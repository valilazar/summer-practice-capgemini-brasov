==> flow/design.v <==
`timescale 1ns / 1ps
module vga_1920X1080 #(
    parameter V_Sync_pulse = 1124,
    parameter V_Display_time = 1080,
    parameter V_Pulse_width = 5,
    parameter V_Front_porch = 4,
    parameter V_Back_porch = 36,
    parameter H_Sync_pulse = 2199,
    parameter H_Display_time = 1920,
    parameter H_Pulse_width = 44,
    parameter H_Front_porch = 88,
    parameter H_Back_porch = 148
)(
    input clk,
    input rst_n,
    output reg [1:0]r_clk25Mhz,
    output pixel_clk,
    output h_sync,
    output v_sync,
    output reg [11:0] h_counter,
    output reg [10:0] v_counter,
    output display_surface,
    output v_area_in,
    output v_area_out,
    output h_area_in,
    output h_area_out
 );
always @(posedge clk or negedge rst_n) begin
    if(!rst_n) begin
        h_counter <= 0;
    end
    else if (h_counter == H_Sync_pulse) begin
        h_counter <= 0;
    end
    else begin
        h_counter <= h_counter + 1;
    end
end
always@(posedge clk or negedge rst_n) begin
    if(!rst_n) begin
        v_counter <= 0;
    end
    else if(h_counter == H_Sync_pulse) begin
            if (v_counter == V_Sync_pulse) begin
                v_counter <= 0;
            end
            else begin 
                v_counter <= v_counter + 1;
            end
    end
end
assign h_sync = (h_counter >= H_Display_time + H_Front_porch) && (h_counter < H_Display_time + H_Front_porch + H_Pulse_width);
assign v_sync = (v_counter >= V_Display_time + V_Front_porch) && (v_counter < V_Display_time + V_Front_porch + V_Pulse_width);
assign display_surface = (h_counter < H_Display_time) && (v_counter < V_Display_time);
assign v_area_in = (v_counter < V_Display_time);
assign v_area_out = (v_counter >= V_Display_time);
assign h_area_in = (h_counter < H_Display_time );
assign h_area_out = (h_counter >= H_Display_time);
endmodule
# Step by step through the tools: vga_1920X1080
# What the tools print for vga_1920X1080, step after step.
# Lines are those of the file above, counted from 1.
# Operators: Yosys type, input widths -> output width; for muxes data width and select width s.
# Library cell names are shortened.
design:
  top_module: "vga_1920X1080"
  clk_port: "clk"
  library: "sky130hd"
  pvt_corner: "tt_025C_1v80"

# Word-level counts
# Yosys after proc, flatten, opt, wreduce and memory -nomap, before mapping. Enables and synchronous resets that opt folds into registers are not counted as muxes. Memory bits, and registers merged into a memory's read port (data or address), are not among the register bits. Print and check cells are not counted. Equal cells are merged and count once.
bits:
  latch_bits: 0
  regBits: 23
  elab_cells: 19
  mem_count: 0
  out_inout_bits: 33
  mem_bits_rw: 0
  mem_bits_ro: 0
  clocked_rd_ports_x_width: 0
classes:
  div_mod_pow: 0
  equal: 2
  n_reduce_logical: 3
  n_shift: 0
  cmp: 8
  add_sub_neg: 2
  multipliers: 0
  n_mux: 2
  logic: 0
ops:
  columns: ["operator", "n"]
  rows:
  - ["$ge 12x11->1 const B", 2]
  - ["$ge 11x11->1 const B", 2]
  - ["$lt 11x11->1 const B", 2]
  - ["$add 12x1->12 const B", 1]
  - ["$lt 12x11->1 const B", 1]
  - ["$lt 12x12->1 const B", 1]
  - ["$eq 12x12->1 const B", 1]
  - ["$mux 12", 1]
  - ["$add 11x1->11 const B", 1]
  - ["$eq 11x11->1 const B", 1]
  - ["$mux 11", 1]
  - ["$logic_and 1x1->1", 3]

# Depth
# Longest topological path by Yosys (ltp), each cell counted once; first at word level (registers and memories cut), then after technology mapping (sequential cells cut; the memories' decode and read muxes count).
depth:
  word_depth: 2
  ABC_AREA: 1
  ltp_mapped: 8
  ltp_nobuf: 8

# Synthesis result
# Yosys stat after the flow's synthesis: flattened, memories mapped to cells. It holds for the ABC_AREA given above (unset counts as 0); a run with the other value may have another netlist.
# The area totals of this step are shown rounded.
synth_totals:
  mapped_cells: 207
  mapped_area_um2: 1510
  flip_flops: 23
  buf_cells: 5
types:
  columns: ["cell_type", "n"]
  rows:
  - ["dfrtp_1", 23]
  - ["nand2_1", 46]
  - ["inv_1", 39]
  - ["nand3_1", 22]
  - ["nor2_1", 21]
  - ["xor2_1", 9]
  - ["ha_1", 4]
  - ["o21ai_0", 10]
  - ["nand4_1", 5]
  - ["buf_4", 4]
  - ["o21ai_1", 5]
  - ["nor2_4", 2]
  - ["nor2_8", 1]
  - ["nor3_1", 4]
  - ["nor3_4", 1]
  - ["buf_8", 1]
  - ["nand2_2", 2]
  - ["nand4_2", 1]
# Not listed: further types 5, cells in them 7.

# Worst setup path after synthesis
# Path of least setup slack by OpenSTA after synthesis, without wires, with an ideal clock, recovery checks aside; 20% of the period is set as input and as output delay. Where synthesis merged equal registers, the netlist keeps one of their names.
synth_timing:
  path_type: "flip-flop to output port"
  start: "register v_counter[7]"
  end: "output v_area_in"
  delay_ns: 1.224
  arrival_time_ns: 1.224
  required_ns: 1.416
  path_slack_ns: 0.192
  path_stages: 6
  path_buffers: 0
  clock_period_ns: 1.77
  synth_period_reached_ns: 1.578
# "delay_ns" = arrival - input delay + setup time.
# A path that ends at an output port has no setup time.
# "path_stages": output pins that drive a net of the path, with the launching flip-flop's if there is one; two outputs of one cell count as two.
# "synth_period_reached_ns" is the clock period less the worst setup slack; recovery checks do not enter. This is arithmetic on one report: input and output delays are still those of the set period (20% each).
# The rows between start and end are the longest chain of elaborated cells between them; the timing report does not say that the signal goes this way. Where chains are equally long, one stands for them.
# A line is the first line of the expression or statement that the cell stems from. Yosys adds cells for indexed reads and writes and turns some case tables into memories.
# At most two assigning lines are given for a register; there are more.
synth_between:
  cell_sequence: "dfrtp_1 inv_1 nand3_1 nor2_1 o21ai_0 inv_1"
  elab_chain_cells: 1
  cells_between: 1
  cone_classes: "compare: 1"
synth_lines:
  columns: ["element", "line_no", "text"]
  rows:
  - ["start, declared", 21, "output reg [10:0] v_counter,"]
  - ["start, assigned", 41, "v_counter <= 0;"]
  - ["start, assigned", 48, "v_counter <= v_counter + 1;"]
  - ["$lt 11x11->1", 55, "assign v_area_in = (v_counter < V_Display_time);"]
  - ["end, declared", 23, "output v_area_in,"]

# Timing after layout
# From the final timing report of run 1: the path of least setup slack in the routed layout; clock arrival at registers is part of the times.
layout_timing:
  path_type: "flip-flop to output port"
  start: "register v_counter[9]"
  end: "output v_sync"
  path_buffers: 2
  required_ns: 0.96
  clock_period_ns: 1.2
  path_stages: 9
  path_slack_ns: -0.47
  arrival_time_ns: 1.43
# The rows between start and end are the longest chain of elaborated cells between them; the timing report does not say that the signal goes this way. Where chains are equally long, one stands for them.
# At most two assigning lines are given for a register; there are more.
layout_between:
  cell_sequence: "dfrtp_1 inv_2 nand3_4 nor2_4 buf_6 nor2_2 nand2_1 o21ai_1 buf_2"
  elab_chain_cells: 2
  cells_between: 3
  cone_lines: 1
  cone_classes: "compare: 2; reduce/logical: 1"
layout_lines:
  columns: ["element", "line_no", "text"]
  rows:
  - ["start, declared", 21, "output reg [10:0] v_counter,"]
  - ["start, assigned", 41, "v_counter <= 0;"]
  - ["start, assigned", 48, "v_counter <= v_counter + 1;"]
  - ["$ge 11x11->1", 53, "assign v_sync = (v_counter >= V_Display_time + V_Front_porch) && (v_counter < V_Display_time + V_Front_porch + ..."]
  - ["$logic_and 1x1->1", 53, null]
  - ["end, declared", 19, "output v_sync,"]

# Module vga_1920X1080, platform sky130hd: 2 stored runs of the flow (Yosys, OpenROAD) with differing settings, in no particular order. Input and output delays are each 20% of the period that was set; the output load is 0.01 pF.
# "timing.achieved_period_ns" means the clock period less the worst setup slack. The figure is calculated, with input and output delays left at 20% of the set period.
# "worst_setup_path_time_ns" = time allowed to the worst setup path (clock period - input delay - output delay, where it has them) - its slack; a late launch clock adds to it, a late capture clock takes from it.
# "power.total_mw" is the tool's figure for a default switching activity; nothing was simulated.
# Values from the reports are rounded here.
runs:
  - name: "run 1"
    settings:
      period_ns: 1.2
      CORE_UTILIZATION: 37
      PLACE_DENSITY_LB_ADDON: 0.24
      HOLD_SLACK_MARGIN: -0.0
      CORE_ASPECT_RATIO: 0.84
      CELL_PAD_IN_SITES_GLOBAL_PLACEMENT: 0
      ABC_AREA: 1
      CTS_CLUSTER_DIAMETER: 366
      MIN_ROUTING_LAYER: "met1"
      CAP_MARGIN: 20
      CORE_MARGIN: 2
      SLEW_MARGIN: 20
    results:
      die_area_um2: 4610
      worst_setup_path_time_ns: 1.43
      worst_path_kind: "flip-flop to output port"
      timing.achieved_period_ns: 1.674
      utilization_pct: 76.3
      setup_tns_ns: -8.53
      final_setup_ws_ns: -0.474
      power.total_mw: 1.30
      post_route_stdcell_area_um2: 3010
      synth_chip_area_um2: 1510
  - name: "run 2"
    settings:
      period_ns: 1.28
      CORE_UTILIZATION: 70
      PLACE_DENSITY_LB_ADDON: 0.12
      CORE_ASPECT_RATIO: 0.53
      ABC_AREA: 0
      GPL_TIMING_DRIVEN: 1
      MIN_ROUTING_LAYER: "met1"
      CAP_MARGIN: 20
      CORE_MARGIN: 2
      SLEW_MARGIN: 20
    outcome: "unfinished; error FLW-0024 in placement"
